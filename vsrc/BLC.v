==> flow/design.v <==
module BLC
#(
    parameter bits = 8,
    parameter width = 2048,
    parameter height = 2048,
    parameter bayerFormat = 0        
)
(
    input clk,
    input rst_n,
    input [bits-1 : 0] rMean_i,      
    input [bits-1 : 0] grMean_i,
    input [bits-1 : 0] gbMean_i,
    input [bits-1 : 0] bMean_i,
    input href_i,                    
    input vsync_i,
    input [bits-1 : 0] pixel_i,
    output href_o,
    output vsync_o,
    output [bits-1 : 0] pixel_o
);
    reg odd_line;
    reg href_reg;
    wire href_jump;
    reg odd_row;
    reg [bits-1 : 0] pixel_new;
    reg href_new;
    reg vsync_new;
    always @(posedge clk or negedge rst_n) begin
        if(~rst_n) begin
            odd_line <= 1'b0;
        end else begin
            odd_line <= href_i ? ~odd_line : 1'b0;
        end        
    end
    always @(posedge clk or negedge rst_n) begin
        if(~rst_n) 
            href_reg <= 1'b0;
        else 
            href_reg <= href_i;
    end
    assign href_jump = href_reg & ~href_i; 
    always @(posedge clk or negedge rst_n) begin
        if(~rst_n) begin
            odd_row <= 1'b0;
        end else begin
            if(vsync_i) 
                odd_row <= 1'b0;
            else if(href_jump) 
                odd_row <= ~odd_row;
        end
    end
    wire [1:0] pixelFormat = bayerFormat[1:0] ^ {odd_row, odd_line};  
    function [bits-1 : 0] pixel_sub_mean(input [bits-1 : 0] pixel, input [1:0] format);
        case (format)
            2'b00 : pixel_sub_mean = pixel - rMean_i;
            2'b01 : pixel_sub_mean = pixel - grMean_i;
            2'b10 : pixel_sub_mean = pixel - gbMean_i;
            2'b11 : pixel_sub_mean = pixel - bMean_i;
            default : pixel_sub_mean = {bits{1'b0}};             
        endcase
    endfunction
    always @(posedge clk or negedge rst_n) begin
        if(~rst_n) 
            pixel_new <= {bits{1'b0}};
        else 
            pixel_new <= pixel_sub_mean(pixel_i, pixelFormat);
    end
    assign pixel_o = pixel_new;
    always @(posedge clk) href_new <= href_i;
    always @(posedge clk) vsync_new <= vsync_i;
    assign href_o = href_new;
    assign vsync_o = vsync_new;
endmodule
* Reports on BLC
What the tools print for BLC, step after step.
Lines are those of the file above, counted from 1.
Operators: Yosys type, input widths -> output width; for muxes data width and select width s.
Cell names lack the library's common part.
The mark n/a stands for no value.
- Design top :: BLC
- Clock :: clk
- Cell library :: sky130hd
- Corner :: tt_025C_1v80

* Elaborated design
Source: Yosys, flattened and elaborated, memories not mapped. Widths are those after wreduce. Registers that Yosys merges into a memory's read port (data or address) are not register bits. Print and check cells do not count. Equal cells are merged and count once.
- Add/sub/neg operators :: 4
- Equal/unequal tests :: 3
- Mux-type cells :: 4
- Bitwise logic cells :: 4
- Reduce/logical cells :: 2
** Operators with widths (count)
- $sub 8x8->8 :: 4
- $pmux 8 s4 :: 1
- $eq 2x2->1 const B :: 2
- $not 1->1 :: 3
- $mux 1 :: 3
- $eq 2x1->1 const B :: 1
- $logic_not 2->1 :: 1
- $reduce_bool 2->1 :: 1
- $and 1x1->1 :: 1
- Register bits :: 13
- Bits of input ports :: 44
- Output and inout bits :: 10
- Cells after elaboration :: 23

* Longest topological paths
Yosys ltp: most cells in a row. Word level: on the elaborated netlist, between registers, memories and ports. Mapped: between sequential cells and ports; inverters and the memories' decode and read muxes count.
- Depth after elaboration :: 4
- ABC_AREA :: 0
- Mapped depth :: 9
- Depth with buffers taken out :: 8

* After synthesis
Yosys stat after the flow's synthesis: flattened, memories mapped to cells. It holds for the ABC_AREA given above (unset counts as 0); a run with the other value may have another netlist.
The area totals of this step are shown rounded.
** Cells by type
- dfrtp_1 :: count 11, total area 275.264 sq um
- mux4_1 :: count 7, total area 183.926 sq um
- ha_1 :: count 7, total area 87.584 sq um
- inv_1 :: count 12, total area 45.043 sq um
- xnor2_1 :: count 5, total area 43.792 sq um
- dfxtp_1 :: count 2, total area 40.038 sq um
- nor2b_1 :: count 4, total area 25.024 sq um
- mux4_2 :: count 1, total area 22.522 sq um
- fa_1 :: count 1, total area 20.019 sq um
- nor2_1 :: count 5, total area 18.768 sq um
- xnor2_2 :: count 1, total area 16.266 sq um
- a21boi_0 :: count 2, total area 15.014 sq um
- buf_6 :: count 1, total area 11.261 sq um
- mux2i_1 :: count 1, total area 10.01 sq um
- nor3_1 :: count 2, total area 10.01 sq um
- o21ai_0 :: count 2, total area 10.01 sq um
- a221oi_1 :: count 1, total area 8.758 sq um
- and2b_2 :: count 1, total area 8.758 sq um
Other cell types: 7; their cells: 8.
- Standard cells after synthesis :: 74
- Synthesis area :: 0.0009 sq mm
- Sequential area :: 0.00032 sq mm
- Flip-flops :: 13
- Buffers :: 2

* Path before layout
Source: OpenSTA report_checks on the synthesized netlist (no wires, ideal clock, input and output delay 20% of the period each), path of least setup slack; recovery checks are left aside. Register names are those of the netlist, which keeps one name where synthesis merged equal registers.
- Path type :: input -> register
- From :: input port gbMean_i[0]
- To :: register pixel_new[6]
- Period :: 3040 ps
- External input delay :: 608 ps
- Setup time :: 126 ps
- Time at the first pin :: 608 ps
- Arrival time :: 2409 ps
- Required time :: 2914 ps
- Path slack :: 505 ps
- Delay of the path :: 1927 ps
- Stages :: 8
- Path buffers :: 0
- Synthesis period reached :: 2535 ps
"delay of the path" = arrival - input delay + setup time.
"stages": output pins that drive a net of the path, with the launching flip-flop's if there is one; two outputs of one cell count as two.
"synthesis period reached" = period - worst setup slack (recovery checks aside). The figure is calculated, with input and output delays left at 20% of the set period.
Between the ends stands the longest chain of elaborated cells between them, by number of cells; it is not shown to be the way that was timed. Of several equally long chains one is given.
A line is the first line of the expression or statement that the cell stems from. Yosys adds cells for indexed reads and writes and turns some case tables into memories.
- Cell sequence :: mux4_1 ha_1 fa_1 nor2b_1 o21ai_0 a21boi_0 mux2i_1 nand2_1
- Length of the longest elaborated chain :: 2
- Elaborated cells on any way between the ends :: 2
- Source lines of those cells :: 2
** Ends and longest elaborated chain, post-synthesis
- start: declaration :: RTL line 13 : input [bits-1 : 0] gbMean_i,
- $sub 8x8->8 :: RTL line 58 : 2'b10 : pixel_sub_mean = pixel - gbMean_i;
- $pmux 8 s4 :: RTL line 55 : case (format)
- end: assignment :: RTL line 65 : pixel_new <= {bits{1'b0}};
- end: assignment :: RTL line 67 : pixel_new <= pixel_sub_mean(pixel_i, pixelFormat);
- end: declaration :: RTL line 26 : reg [bits-1 : 0] pixel_new;

* Worst path after layout
Path of least setup slack in the final report of record 2 (OpenROAD, finished layout, wires in). Where an end is a register, its clock arrival counts in the times.
The path's times are printed in steps of 10 ps; the period is the one set.
- Path type :: input -> register
- From :: input port grMean_i[0]
- To :: register pixel_new[6]
- Period :: 2780 ps
- External input delay :: 560 ps
- Setup time :: 110 ps
- Time at the first pin :: 560 ps
- Arrival time :: 2510 ps
- Required time :: 2930 ps
- Path slack :: 420 ps
- Stages :: 9
- Path buffers :: 1
Between the ends stands the longest chain of elaborated cells between them, by number of cells; it is not shown to be the way that was timed. Of several equally long chains one is given.
- Cell sequence :: dlygate4sd2_1 mux4_2 ha_4 fa_2 nor2b_2 o21ai_2 a21boi_2 mux2i_1 nand2_1
- Length of the longest elaborated chain :: 2
- Elaborated cells on any way between the ends :: 2
- Source lines of those cells :: 2
** Ends and longest elaborated chain, after layout
- start: declaration :: RTL line 12 : input [bits-1 : 0] grMean_i,
- $sub 8x8->8 :: RTL line 57 : 2'b01 : pixel_sub_mean = pixel - grMean_i;
- $pmux 8 s4 :: RTL line 55 : case (format)
- end: assignment :: RTL line 65 : pixel_new <= {bits{1'b0}};
- end: assignment :: RTL line 67 : pixel_new <= pixel_sub_mean(pixel_i, pixelFormat);
- end: declaration :: RTL line 26 : reg [bits-1 : 0] pixel_new;

Flow measurements of BLC on sky130hd: 2 stored runs with different settings, listed in no order. Input and output delays are each 20% of the period that was set; the output load is 0.01 pF.
"achieved period" = clock period - worst setup slack. The figure is calculated, with input and output delays left at 20% of the set period.
By "worst path time" is meant the share of the clock period that the worst setup path is allowed (20% is reserved at inputs, 20% at outputs), minus its slack. Clock arrival times at its registers enter into it.
"power consumption": no workload was simulated; the value follows from the tool's default switching activity.
"worst path time" is given in steps of 10 ps.
Measured values are rounded.

** Record 1
- Settings :: period_ns=2.09; CORE_UTILIZATION=51; SETUP_SLACK_MARGIN=0.5; PLACE_DENSITY_LB_ADDON=0.06; TNS_END_PERCENT=100; GPL_TIMING_DRIVEN=1; CTS_CLUSTER_SIZE=84; MAX_ROUTING_LAYER=met5; CAP_MARGIN=20; CORE_MARGIN=2; SLEW_MARGIN=20
- Outcome :: no results, routing failed with DPL-0038

** Record 2
- Settings :: period_ns=2.78; SETUP_SLACK_MARGIN=0.35; CAP_MARGIN=20; CORE_MARGIN=2; CORE_UTILIZATION=40; SLEW_MARGIN=20
- Worst setup slack after layout :: 420 ps
- Achieved period :: 2361 ps
- Die size :: 0.0026 sq mm
- Worst path time :: 1810 ps
- Type of the worst setup path :: input -> register
- Power consumption :: 690 uW
- Total negative slack :: 0 ps
- Yosys chip area after synthesis :: 0.0009 sq mm
- Final utilization :: 0.71
- Standard-cell area after routing :: 0.0015 sq mm
